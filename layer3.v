==> flow/design.v <==
module Layer3(
  input wire clk,
  input wire reset,
  input wire RD,
  input wire doneL2,
  output reg [7:0] PW,
  output reg [7:0] Dout,
  output reg goL2
);
  wire [2:0] state0 = 3'd0;   
  wire [2:0] state1 = 3'd1;   
  wire [2:0] state2 = 3'd2;   
  wire [2:0] state3 = 3'd3;   
  wire [2:0] state4 = 3'd4;   
  wire [2:0] state5 = 3'd5;   
  wire [2:0] state6 = 3'd6;   
  reg [2:0] state, next_state;
  always @(posedge clk or posedge reset) begin
    if (reset) begin
      state <= state0;
      PW <= 0;
    end 
    else begin
      state <= next_state;
      if (state == state6)
        PW <= PW + 1;
    end
  end
  always @(*) begin
    next_state = state;   
    case (state)
      state0: begin   
        next_state = state1;   
      end
      state1: begin   
        if (RD == 1)
          next_state = state2;   
        else
          next_state = state1;   
      end
      state2: begin   
        next_state = state3;   
      end
      state3: begin   
        next_state = state4;   
      end
      state4: begin   
        if (doneL2 == 1)
          next_state = state5;   
        else
          next_state = state4;   
      end
      state5: begin   
        if (RD == 1)
          next_state = state6;   
        else
          next_state = state1;   
      end
      state6: begin   
        next_state = state1;   
      end
    endcase
  end
  always @(*) begin
    Dout = 0;
    goL2 = 0;
    case (state)
      state2: begin   
        Dout = PW;
      end
      state3, state4: begin   
        goL2 = 1;
      end
    endcase
  end
endmodule
* From RTL to reports: Layer3
Tool output for the design above, in the order of the flow.
Line numbers count from 1 in the design file above.
Not given: --
- Design top :: Layer3
- Clock :: clk
- Library :: sky130hd
- Corner :: tt_025C_1v80

* Word-level counts
Counts by Yosys on the flattened word-level netlist (proc, flatten, opt, wreduce; memories kept). Register bits leave out memories and registers merged into their read ports (data or address). Print and check cells are left out. Cells with the same type and inputs are merged into one.
- Flip-flop bits (word level) :: 11
- Elaborated cells :: 25
- Add/subtract/negate cells :: 1
- Equality and inequality tests :: 6
- Multiplexer cells :: 13
- Reduce/logical cells :: 3
** Operators by type and width (number)
- two-way mux 3 bit :: 8
- equality test 3 bit (second input constant) :: 3
- adder 8 x 1 -> 8 bit (second input constant) :: 1
- two-way mux 8 bit :: 1
- nonzero test 7 bit :: 1
- equality test 3 x 2 -> 1 bit (second input constant) :: 2
- equality test 3 x 1 -> 1 bit (second input constant) :: 1
- logical NOT 3 bit :: 1
- two-way mux 1 bit :: 3
- OR reduction 2 bit :: 1
- two-way mux 2 bit :: 1

* Longest topological paths
Yosys ltp: most cells in a row. Word level: on the elaborated netlist, between registers, memories and ports. Mapped: between sequential cells and ports; inverters and the memories' decode and read muxes count.
- Depth after elaboration :: 8
- ABC_AREA :: 0
- Mapped depth :: 4

* Mapped cells and area
Yosys stat after the flow's synthesis: flattened, memories mapped to cells. It holds for the ABC_AREA given above (unset counts as 0); a run with the other value may have another netlist.
- Mapped cells :: 54
- Synthesis area :: 636.9 sq um
- Flip-flops :: 15
- Buffers :: 1
** Cells by type
- sky130_fd_sc_hd__dfrtp_1 :: number 14, total area 350.336 sq um
- sky130_fd_sc_hd__and2_1 :: number 11, total area 68.816 sq um
- sky130_fd_sc_hd__xnor2_1 :: number 4, total area 35.034 sq um
- sky130_fd_sc_hd__dfstp_2 :: number 1, total area 26.275 sq um
- sky130_fd_sc_hd__xor2_1 :: number 3, total area 26.275 sq um
- sky130_fd_sc_hd__nor2_1 :: number 5, total area 18.768 sq um
- sky130_fd_sc_hd__ha_1 :: number 1, total area 12.512 sq um
- sky130_fd_sc_hd__nand4_1 :: number 2, total area 12.512 sq um
- sky130_fd_sc_hd__nand4_2 :: number 1, total area 12.512 sq um
- sky130_fd_sc_hd__buf_6 :: number 1, total area 11.261 sq um
- sky130_fd_sc_hd__mux2_2 :: number 1, total area 11.261 sq um
- sky130_fd_sc_hd__nand2_1 :: number 3, total area 11.261 sq um
- sky130_fd_sc_hd__nor3_2 :: number 1, total area 10.01 sq um
- sky130_fd_sc_hd__a21o_1 :: number 1, total area 7.507 sq um
- sky130_fd_sc_hd__inv_1 :: number 2, total area 7.507 sq um
- sky130_fd_sc_hd__and3_1 :: number 1, total area 6.256 sq um
- sky130_fd_sc_hd__o21ai_0 :: number 1, total area 5.005 sq um
- sky130_fd_sc_hd__conb_1 :: number 1, total area 3.754 sq um

* Path before layout
OpenSTA on the mapped netlist: ideal clock, no wires. The path of least setup slack (recovery checks aside). Input and output delay are each 20% of the period. Register names are those of the netlist, which keeps one name where synthesis merged equal registers.
- Kind :: register to register
- Start :: reg PW[0]
- End :: reg PW[1]
- Period :: 1.46 ns
- Time at the first pin :: 0.000 ns
- Data arrival time :: 0.984 ns
- Required time :: 1.335 ns
- Slack :: 0.351 ns
- Path delay :: 1.109 ns
- Driving pins on the path :: 3
- Buffers on the path :: 0
- Period reached after synthesis :: 1.109 ns
"path delay" = arrival - input delay + setup time.
"driving pins on the path": output pins that drive a net of the path, with the launching flip-flop's if there is one; two outputs of one cell count as two.
"period reached after synthesis" is the clock period less the worst setup slack; recovery checks do not enter. This is arithmetic on one report: input and output delays are still those of the set period (20% each).
Between the ends stands the longest chain of elaborated cells between them, by number of cells; it is not shown to be the way that was timed. Of several equally long chains one is given.
A line is the first line of the expression or statement that the cell stems from. Yosys adds cells for indexed reads and writes and turns some case tables into memories.
- Path through :: sky130_fd_sc_hd__dfrtp_1 -> sky130_fd_sc_hd__ha_1 -> sky130_fd_sc_hd__mux2_2
- Length of the longest elaborated chain :: 1
- Elaborated cells between the ends (all ways) :: 1
- Classes of those cells :: add/sub: 1
** Ends and longest elaborated chain, post-synthesis
- from (decl) :: RTL line 6 : output reg [7:0] PW,
- from (assign) :: RTL line 21 : PW <= 0;
- from (assign) :: RTL line 26 : PW <= PW + 1;
- adder 8 x 1 -> 8 bit :: RTL line 26
- to (assign) :: RTL line 21
- to (assign) :: RTL line 26
- to (decl) :: RTL line 6

Lab notebook: Layer3

module Layer3, platform sky130hd, 2 stored runs of the flow under differing settings, order arbitrary. Input and output delays are each 20% of the period that was set; the output load is 0.01 pF.

** Job 1
- Settings :: period_ns=1.02; CORE_UTILIZATION=39; SETUP_SLACK_MARGIN=0.13; PLACE_DENSITY_LB_ADDON=0.03; HOLD_SLACK_MARGIN=0.27; CORE_ASPECT_RATIO=0.67; CELL_PAD_IN_SITES_GLOBAL_PLACEMENT=1; CELL_PAD_IN_SITES_DETAIL_PLACEMENT=1; TNS_END_PERCENT=100; ABC_AREA=0; GPL_ROUTABILITY_DRIVEN=0; SLEW_MARGIN=20; MAX_ROUTING_LAYER=met5; CAP_MARGIN=20; CORE_MARGIN=2
- Outcome :: not finished: clock tree synthesis ended with error DPL-0033

** Job 2
- Settings :: period_ns=1.55; CORE_UTILIZATION=49; SETUP_SLACK_MARGIN=0.19; PLACE_DENSITY=0.8; CORE_ASPECT_RATIO=0.92; CELL_PAD_IN_SITES_GLOBAL_PLACEMENT=3; CAP_MARGIN=20; CORE_MARGIN=2; SLEW_MARGIN=20
- Outcome :: not finished: placement ended with error GPL-0301
