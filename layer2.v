==> flow/design.v <==
module layer2(
    input clk,
    input goL3,                
    input doneL1,              
    input goL1,                
    input [15:0] passcode,     
    output reg rq8,            
    output reg Dout,           
    output reg done            
);
    reg [15:0] D;              
    reg [3:0] count;           
    reg [2:0] state;
    parameter S0 = 3'd0,   
              S1 = 3'd1,   
              S2 = 3'd2,   
              S3 = 3'd3,   
              S4 = 3'd4,   
              S5 = 3'd5,   
              S6 = 3'd6,   
              S7 = 3'd7;   
    always @(posedge clk) begin
        case (state)
            S0: begin
                if (goL3)
                    state <= S1;
            end
            S1: begin
                D <= passcode;
                count <= 0;
                done <= 0;
                state <= S2;
            end
            S2: begin
                if (doneL1)
                    state <= S3;
            end
            S3: begin
                if (goL1)
                    state <= S4;
            end
            S4: begin
                Dout <= D[15];
                rq8 <= 1;
                state <= S5;
            end
            S5: begin
                if (doneL1) begin
                    rq8 <= 0;
                    D <= D << 1;
                    count <= count + 1;
                    state <= S6;
                end
            end
            S6: begin
                if (count == 4'd15)
                    state <= S7;
                else
                    state <= S2;
            end
            S7: begin
                done <= 1;
            end
        endcase
    end
    initial begin
        rq8 = 0;
        Dout = 0;
        done = 0;
        count = 0;
        D = 0;
        state = S0;
    end
endmodule
Step by step through the tools: layer2
What the tools print for layer2, step after step.
Lines are those of the file above, counted from 1.
Operators: Yosys type, input widths -> output width; for muxes data width and select width s.
{ "setup": {"design": "layer2", "clock_port": "clk", "cell_library": "sky130hd", "pvt_corner": "tt_025C_1v80"} }

Word-level counts
Counts by Yosys on the flattened word-level netlist (proc, flatten, opt, wreduce; memories kept). Register bits leave out memories and registers merged into their read ports (data or address). Print and check cells are left out. Cells with the same type and inputs are merged into one.
{ "op_classes": {"n_reduce_logical": 8, "n_div": 0, "n_eq": 12, "n_addsub": 1, "cmp": 0, "mul": 0, "bitwise": 0, "shifts": 0, "mux": 13} }
{ "op_table": {"columns": ["operator", "n"], "rows": [
  ["$pmux 16 s2", 1],
  ["$pmux 3 s7", 1],
  ["$mux 16", 1],
  ["$mux 3", 5],
  ["$eq 3x3->1 const B", 4],
  ["$ne 2x2->1 const B", 4],
  ["$pmux 4 s2", 1],
  ["$reduce_bool 7->1", 1],
  ["$reduce_bool 2->1", 3],
  ["$eq 3x2->1 const B", 2],
  ["$reduce_and 5->1", 1],
  ["$reduce_and 2->1", 2],
  ["$add 4x1->4 const B", 1],
  ["$eq 4x4->1 const B", 1],
  ["$mux 4", 1],
  ["$pmux 1 s2", 2],
  ["$eq 3x1->1 const B", 1],
  ["$logic_not 3->1", 1],
  ["$mux 1", 1]
]} }
{ "bits": {"n_memories": 0, "inputBits": 20, "clocked_rd_ports_x_width": 0, "out_inout_bits": 3, "ff_bits": 26, "ram_bits": 0, "rom_bits": 0, "wordCells": 40, "latchBits": 0} }

Depth
Yosys ltp: most cells in a row. Word level: on the elaborated netlist, between registers, memories and ports. Mapped: between sequential cells and ports; inverters and the memories' decode and read muxes count.
{ "depth": {"depth_word": 3, "abc_area": 0, "mapped_depth": 4, "ltp_nobuf": 4} }

Mapped cells and area
Yosys stat after the flow's synthesis: flattened, memories mapped to cells. It holds for the ABC_AREA given above (unset counts as 0); a run with the other value may have another netlist.
{ "synth_totals": {"seq_area_mm2": 0.0007807, "area_mm2": 0.0012487, "buffers": 4, "stdcells": 78, "flip_flops": 26} }
{ "types": {"columns": ["cell_type", "n", "area_total_um2"], "rows": [
  ["sky130_fd_sc_hd__edfxtp_1", 26, 780.749],
  ["sky130_fd_sc_hd__mux2_4", 14, 210.202],
  ["sky130_fd_sc_hd__buf_6", 2, 22.522],
  ["sky130_fd_sc_hd__nor2_1", 6, 22.522],
  ["sky130_fd_sc_hd__nand3b_4", 1, 20.019],
  ["sky130_fd_sc_hd__xor2_1", 2, 17.517],
  ["sky130_fd_sc_hd__a21oi_1", 3, 15.014],
  ["sky130_fd_sc_hd__nor3b_1", 2, 15.014],
  ["sky130_fd_sc_hd__ha_1", 1, 12.512],
  ["sky130_fd_sc_hd__inv_1", 3, 11.261],
  ["sky130_fd_sc_hd__mux2_2", 1, 11.261],
  ["sky130_fd_sc_hd__buf_2", 2, 10.01],
  ["sky130_fd_sc_hd__nand3_1", 2, 10.01],
  ["sky130_fd_sc_hd__a2111oi_0", 1, 8.758],
  ["sky130_fd_sc_hd__a22o_1", 1, 8.758],
  ["sky130_fd_sc_hd__and3b_1", 1, 8.758],
  ["sky130_fd_sc_hd__xnor2_1", 1, 8.758],
  ["sky130_fd_sc_hd__a211oi_1", 1, 7.507]
]} }
Not listed: further types 7, cells in them 8.

Path before layout
Path of least setup slack by OpenSTA after synthesis, without wires, with an ideal clock, recovery checks aside; 20% of the period is set as input and as output delay. Where synthesis merged equal registers, the netlist keeps one of their names.
{ "synth_timing": {"kind": "in2reg", "startpoint": "input doneL1", "endpoint": "register D[0]", "t_first_pin_ns": 0.716, "driving_pins": 2, "required_time_ns": 3.153, "setup_time_ns": 0.427, "path_delay_ns": 1.994, "period_ns": 3.58, "t_arrival_ns": 2.283, "input_delay_ns": 0.716, "path_buffers": 0, "slack_ns": 0.871, "synth_period_reached_ns": 2.709} }
"path_delay_ns" is the arrival time less input delay plus setup time.
"driving_pins" counts driving pins, that of a launching flip-flop among them; a cell with two outputs on the path counts twice.
"synth_period_reached_ns" = period - worst setup slack (recovery checks aside). The figure is calculated, with input and output delays left at 20% of the set period.
The rows between start and end are the longest chain of elaborated cells between them; the timing report does not say that the signal goes this way. Where chains are equally long, one stands for them.
A line is the first line of the expression or statement that the cell stems from. Yosys adds cells for indexed reads and writes and turns some case tables into memories.
The path ends at the enable pin of a flip-flop; only ways to that pin are counted.
{ "synth_between": {"cell_sequence": "sky130_fd_sc_hd__nor2_1 sky130_fd_sc_hd__nor3b_1", "elab_chain_len": 2, "cone_cells": 2, "lines_between": 0, "cone_classes": "eq/ne: 1; reduce/logical: 1"} }
{ "synth_lines": {"columns": ["item", "line", "source"], "rows": [
  ["from (decl)", 4, "input doneL1,"],
  ["$ne 2x2->1", null, null],
  ["$reduce_and 2->1", null, null],
  ["to (assign)", 29, "D <= passcode;"],
  ["to (assign)", 50, "D <= D << 1;"],
  ["to (decl)", 11, "reg [15:0] D;"]
]} }

Worst path after layout
From the final timing report of run 2: the path of least setup slack in the routed layout; clock arrival at registers is part of the times.
{ "layout_timing": {"kind": "reg2out", "startpoint": "register rq8", "endpoint": "output rq8", "t_first_pin_ns": 0.31, "t_arrival_ns": 1.19, "driving_pins": 2, "period_ns": 3.69, "required_time_ns": 2.95, "path_buffers": 1, "out_delay_ns": 0.74, "slack_ns": 1.76} }
{ "layout_between": {"cell_sequence": "sky130_fd_sc_hd__edfxtp_1 sky130_fd_sc_hd__clkdlybuf4s50_1", "elab_chain_len": 0, "cone_cells": 0, "lines_between": 0} }
{ "layout_lines": {"columns": ["item", "line", "source"], "rows": [
  ["from (decl)", 7, "output reg rq8,"],
  ["from (assign)", 44, "rq8 <= 1;"],
  ["from (assign)", 49, "rq8 <= 0;"],
  ["to (decl)", 7, null]
]} }

## Implementation results

Top module layer2; platform sky130hd; tools Yosys and OpenROAD; 2 stored runs in no particular order. Input and output delays are each 20% of the period that was set; the output load is 0.01 pF.

Run 1
==> flow/run.sh <==
#!/bin/bash
# the make line also repeats the synthesis and layout settings of config.mk as NAME=value (left out here)
make -C /OpenROAD-flow-scripts/flow DESIGN_CONFIG=/design/flow/config.mk WORK_HOME=/design/flow/orfs CLKGATE_MAP_FILE= finish
==> flow/config.mk <==
export PLATFORM = sky130hd
export DESIGN_NAME = layer2
export DESIGN_NICKNAME = layer2
export VERILOG_FILES = /design/flow/design.v
export SDC_FILE = /design/flow/constraint.sdc
export NUM_CORES = 4
export LEC_CHECK = 0
export ABC_AREA = 1
export CAP_MARGIN = 40
export CELL_PAD_IN_SITES_DETAIL_PLACEMENT = 2
export CELL_PAD_IN_SITES_GLOBAL_PLACEMENT = 1
export CORE_ASPECT_RATIO = 0.93
export CORE_MARGIN = 2
export CORE_UTILIZATION = 57
export CTS_CLUSTER_SIZE = 63
export GPL_ROUTABILITY_DRIVEN = 0
export PLACE_DENSITY = 0.41
export SETUP_SLACK_MARGIN = 0.67
export SLEW_MARGIN = 20
export TNS_END_PERCENT = 85
==> flow/constraint.sdc <==
create_clock -name core_clock -period 3.05 [get_ports {clk}]
set_input_delay 0.6100 -clock core_clock [delete_from_list [all_inputs] [get_ports {clk}]]
set_output_delay 0.6100 -clock core_clock [all_outputs]
set_load 0.01 [all_outputs]

==> results of run 1, as JSON <==
{
  "outcome": "incomplete, placement halted on DPL-0033"
}

Run 2
==> flow/run.sh <==
#!/bin/bash
# the make line also repeats the synthesis and layout settings of config.mk as NAME=value (left out here)
make -C /OpenROAD-flow-scripts/flow DESIGN_CONFIG=/design/flow/config.mk WORK_HOME=/design/flow/orfs CLKGATE_MAP_FILE= finish
==> flow/config.mk <==
export PLATFORM = sky130hd
export DESIGN_NAME = layer2
export DESIGN_NICKNAME = layer2
export VERILOG_FILES = /design/flow/design.v
export SDC_FILE = /design/flow/constraint.sdc
export NUM_CORES = 4
export LEC_CHECK = 0
export CAP_MARGIN = 35
export CELL_PAD_IN_SITES_DETAIL_PLACEMENT = 0
export CORE_MARGIN = 2
export CORE_UTILIZATION = 53
export CTS_CLUSTER_DIAMETER = 156
export MAX_ROUTING_LAYER = met5
export SETUP_SLACK_MARGIN = 1.01
export SLEW_MARGIN = 20
==> flow/constraint.sdc <==
create_clock -name core_clock -period 3.69 [get_ports {clk}]
set_input_delay 0.7380 -clock core_clock [delete_from_list [all_inputs] [get_ports {clk}]]
set_output_delay 0.7380 -clock core_clock [all_outputs]
set_load 0.01 [all_outputs]

==> results of run 2, as JSON <==
{
  "fin_util_frac": 0.695,
  "design_die_area_mm2": 0.0027604,
  "hold_worst_slack_ns": 0.446,
  "post_route_stdcell_area_mm2": 0.0015365,
  "worstSetupSlack_ns": 1.763,
  "tns_ns": 0.000,
  "ys_area_mm2": 0.0012487
}
